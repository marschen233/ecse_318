==> flow/design.v <==
`timescale 1 ns / 10 ps
module tx_fifo
       (
         input PCLK,
         input CLEAR_B, PSEL, PWRITE,
         input [ 7: 0 ] PWDATA,
         input NextWord,
         output ValidWord, IsEmpty,
         output [ 7: 0 ] TxData,
         output SSPTXINTR
       );
reg [ 7: 0 ] memory [ 3: 0 ];
integer i;
reg [ 1: 0 ] FIFO_head, FIFO_tail;
reg FIFO_full, FIFO_empty;
assign SSPTXINTR = FIFO_full;
assign IsEmpty = FIFO_empty;
assign ValidWord = ~FIFO_empty;
wire FIFO_almost_full = ( FIFO_head == FIFO_tail + 2'b1 );
wire FIFO_almost_empty = ( FIFO_head + 2'b1 == FIFO_tail );
wire P_writing = PSEL && PWRITE;
assign TxData = memory[ FIFO_head ];
always @( posedge PCLK ) begin
  if ( ~CLEAR_B )
  begin
    FIFO_head <= 2'b0;
    FIFO_tail <= 2'b0;
    FIFO_full <= 1'b0;
    FIFO_empty <= 1'b1;
    for ( i = 0; i < 4; i = i + 1 )
    begin
      memory[ i ] <= 8'b0;
    end
  end else
  begin
    if ( NextWord && P_writing )
    begin
      FIFO_head <= FIFO_head + 2'b1;
      FIFO_tail <= FIFO_tail + 2'b1;
      FIFO_full <= FIFO_full;
      FIFO_empty <= FIFO_empty;
      memory[ FIFO_tail ] <= PWDATA;
    end else if ( NextWord )
    begin
      FIFO_head <= FIFO_head + 2'b1;
      FIFO_tail <= FIFO_tail;
      FIFO_full <= 1'b0;
      FIFO_empty <= FIFO_almost_empty;
    end else if ( P_writing )
    begin
      if ( FIFO_full )
      begin
        FIFO_head <= FIFO_head;
        FIFO_tail <= FIFO_tail;
        FIFO_full <= FIFO_full;
        FIFO_empty <= 1'b0;
      end else
      begin
        FIFO_head <= FIFO_head;
        FIFO_tail <= FIFO_tail + 2'b1;
        FIFO_full <= FIFO_almost_full;
        FIFO_empty <= 1'b0;
        memory[ FIFO_tail ] <= PWDATA;
      end
    end else
    begin
      FIFO_head <= FIFO_head;
      FIFO_tail <= FIFO_tail;
      FIFO_full <= FIFO_full;
      FIFO_empty <= FIFO_empty;
    end
  end
end
endmodule
== Reports on tx_fifo ==
The steps from the RTL of tx_fifo to its reports follow in flow order.
Lines are those of the file above, counted from 1.
Not given: --
Set-up
  design top: tx_fifo
  clock port: PCLK
  cell library: sky130hd
  corner: tt_025C_1v80

== Word-level counts ==
Source: Yosys, flattened and elaborated, memories not mapped. Widths are those after wreduce. Print and check cells do not count. Equal cells are merged and count once.
Memory sizes are those after Yosys's memory passes, which may raise the word count (mostly to a power of two), join words into wider ones and drop unused or constant bits.
Storage and ports
  RAM bits: 32
  bits of input ports: 13
  register bits: 6
  memory cells: 1
  word-level cells: 54
Memory list
  memory: depth 4, bits a word 8, line 12  | reg [ 7: 0 ] memory [ 3: 0 ];
Operators by class
  bitwise gates (word level): 3
  add/sub/neg operators: 2
  reductions and logical operators: 8
  eq/ne operators: 4
  multiplexer cells: 32
Operators by type and width (number)
  8-bit two-way mux: 9
  2-bit two-way mux: 9
  1-bit two-way mux: 14
  8-bit OR reduction: 1
  2-bit nonzero test: 3
  2-bit by 1-bit adder with 2-bit output (second input constant): 2
  2-bit by 1-bit inequality test with 1-bit output (second input constant): 2
  2-bit equality test: 2
  3-bit AND reduction: 1
  1-bit logical AND: 2
  1-bit NOT: 2
  2-bit AND reduction: 1
  1-bit bitwise OR: 1

== Depth ==
Longest topological path by Yosys (ltp), each cell counted once; first at word level (registers and memories cut), then after technology mapping (sequential cells cut; the memories' decode and read muxes count).
Logic depth
  word-level depth: 8
  ABC_AREA: 1
  depth in mapped cells: 9
  gate-level depth less buffers: 9

== Synthesis result ==
Source: synth_stat.txt of the flow (Yosys; design flattened, memories mapped). It holds for the ABC_AREA given above (unset counts as 0); a run with the other value may have another netlist.
The area totals of this step are shown rounded.
Cell types
  sky130_fd_sc_hd__edfxtp_1: number 32, area in all 960.922 um^2
  sky130_fd_sc_hd__nor2_1: number 52, area in all 195.187 um^2
  sky130_fd_sc_hd__dfxtp_1: number 8, area in all 160.154 um^2
  sky130_fd_sc_hd__o21ai_0: number 21, area in all 105.101 um^2
  sky130_fd_sc_hd__inv_1: number 24, area in all 90.086 um^2
  sky130_fd_sc_hd__nand2_1: number 22, area in all 82.579 um^2
  sky130_fd_sc_hd__o22ai_1: number 8, area in all 50.048 um^2
  sky130_fd_sc_hd__a21oi_1: number 8, area in all 40.038 um^2
  sky130_fd_sc_hd__nand2_4: number 3, area in all 33.782 um^2
  sky130_fd_sc_hd__ha_1: number 2, area in all 25.024 um^2
  sky130_fd_sc_hd__nand3_1: number 4, area in all 20.019 um^2
  sky130_fd_sc_hd__a21oi_4: number 1, area in all 16.266 um^2
  sky130_fd_sc_hd__o21ai_4: number 1, area in all 16.266 um^2
  sky130_fd_sc_hd__nand4_2: number 1, area in all 12.512 um^2
  sky130_fd_sc_hd__buf_6: number 1, area in all 11.261 um^2
  sky130_fd_sc_hd__nor2_4: number 1, area in all 11.261 um^2
  sky130_fd_sc_hd__buf_2: number 2, area in all 10.01 um^2
  sky130_fd_sc_hd__inv_6: number 1, area in all 8.758 um^2
  sky130_fd_sc_hd__nand4_1: number 1, area in all 6.256 um^2
Mapped netlist
  buffer cells: 3
  mapped flip-flops: 40
  synthesis area: 1856 um^2
  standard cells after synthesis: 193

== Path before layout ==
Path of least setup slack by OpenSTA after synthesis, without wires, with an ideal clock, recovery checks aside; 20% of the period is set as input and as output delay. Where synthesis merged equal registers, the netlist keeps one of their names.
Timing path post-synthesis
  path type: input port to flip-flop
  from: in PSEL
  to: mem memory[3][0]
  path buffers: 0
  arrival: 1.815 ns
  setup slack: 0.859 ns
  required time: 2.675 ns
  delay of the path: 1.580 ns
  period: 3.05 ns
  stages on the path: 8
  input delay: 0.610 ns
  synthesis period reached: 2.191 ns
"delay of the path" = arrival - input delay + setup time.
"stages on the path" counts driving pins, that of a launching flip-flop among them; a cell with two outputs on the path counts twice.
"synthesis period reached" = period - worst setup slack (recovery checks aside). The figure is calculated, with input and output delays left at 20% of the set period.
Between the ends stands the longest chain of elaborated cells between them, by number of cells; it is not shown to be the way that was timed. Of several equally long chains one is given.
Each line given opens the expression or statement behind the cell; cells for indexed reads and writes are added by Yosys, which also makes memories of some case tables.
Only ways into the end's enable, where the timed path ends, are counted here.
On the way, post-synthesis
  path through: sky130_fd_sc_hd__nand2_1 > sky130_fd_sc_hd__inv_1 > sky130_fd_sc_hd__ha_1 > sky130_fd_sc_hd__inv_1 > sky130_fd_sc_hd__o21ai_4 > sky130_fd_sc_hd__nand2_4 > sky130_fd_sc_hd__nor2_1 > sky130_fd_sc_hd__a21oi_1
  length of the longest elaborated chain: 8
  elaborated cells on any way between the ends: 12
  those cells by class: mux: 8; logic: 1; reduce/logical: 3
Ends and longest elaborated chain, post-synthesis
  from (decl): line 5  | input CLEAR_B, PSEL, PWRITE,
  1-bit logical AND: line 21  | wire P_writing = PSEL && PWRITE;
  1-bit two-way mux: line 49  | end else if ( P_writing )
  1-bit two-way mux: line 43  | end else if ( NextWord )
  1-bit two-way mux: line 36  | if ( NextWord && P_writing )
  1-bit two-way mux: line 24  | if ( ~CLEAR_B )
  1-bit bitwise OR
  8-bit OR reduction
  2-bit two-way mux
  to (decl): line 12  | reg [ 7: 0 ] memory [ 3: 0 ];

Subject: flow runs of tx_fifo

Hi,

Settings of 2 stored flow runs for module tx_fifo (sky130hd), not sorted in any way. The constraints put input and output delay at 20% of the set period each and load the outputs with 0.01 pF.

Run 1
==> flow/run.sh <==
#!/bin/bash
# the make line also repeats the synthesis and layout settings of config.mk as NAME=value (left out here)
make -C /OpenROAD-flow-scripts/flow DESIGN_CONFIG=/design/flow/config.mk WORK_HOME=/design/flow/orfs CLKGATE_MAP_FILE= finish
==> flow/config.mk <==
export PLATFORM = sky130hd
export DESIGN_NAME = tx_fifo
export DESIGN_NICKNAME = tx_fifo
export VERILOG_FILES = /design/flow/design.v
export SDC_FILE = /design/flow/constraint.sdc
export NUM_CORES = 4
export LEC_CHECK = 0
export ABC_AREA = 1
export CAP_MARGIN = 20
export CELL_PAD_IN_SITES_DETAIL_PLACEMENT = 1
export CORE_MARGIN = 10
export CORE_UTILIZATION = 55
export CTS_CLUSTER_DIAMETER = 339
export GPL_TIMING_DRIVEN = 1
export MIN_ROUTING_LAYER = met2
export SETUP_SLACK_MARGIN = 0.35
export SLEW_MARGIN = 20
==> flow/constraint.sdc <==
create_clock -name core_clock -period 1.32 [get_ports {PCLK}]
set_input_delay 0.2640 -clock core_clock [delete_from_list [all_inputs] [get_ports {PCLK}]]
set_output_delay 0.2640 -clock core_clock [all_outputs]
set_load 0.01 [all_outputs]

==> results of run 1 <==
did not finish, clock tree synthesis stopped with DPL-0033

Run 2
==> flow/run.sh <==
#!/bin/bash
# the make line also repeats the synthesis and layout settings of config.mk as NAME=value (left out here)
make -C /OpenROAD-flow-scripts/flow DESIGN_CONFIG=/design/flow/config.mk WORK_HOME=/design/flow/orfs CLKGATE_MAP_FILE= finish
==> flow/config.mk <==
export PLATFORM = sky130hd
export DESIGN_NAME = tx_fifo
export DESIGN_NICKNAME = tx_fifo
export VERILOG_FILES = /design/flow/design.v
export SDC_FILE = /design/flow/constraint.sdc
export NUM_CORES = 4
export LEC_CHECK = 0
export CAP_MARGIN = 20
export CELL_PAD_IN_SITES_DETAIL_PLACEMENT = 1
export CELL_PAD_IN_SITES_GLOBAL_PLACEMENT = 2
export CORE_MARGIN = 2
export CORE_UTILIZATION = 66
export CTS_CLUSTER_SIZE = 32
export PLACE_DENSITY = 0.92
export SETUP_SLACK_MARGIN = 0.53
export SLEW_MARGIN = 20
==> flow/constraint.sdc <==
create_clock -name core_clock -period 2.06 [get_ports {PCLK}]
set_input_delay 0.4120 -clock core_clock [delete_from_list [all_inputs] [get_ports {PCLK}]]
set_output_delay 0.4120 -clock core_clock [all_outputs]
set_load 0.01 [all_outputs]

==> results of run 2 <==
did not finish, placement stopped with GPL-0301

Regards
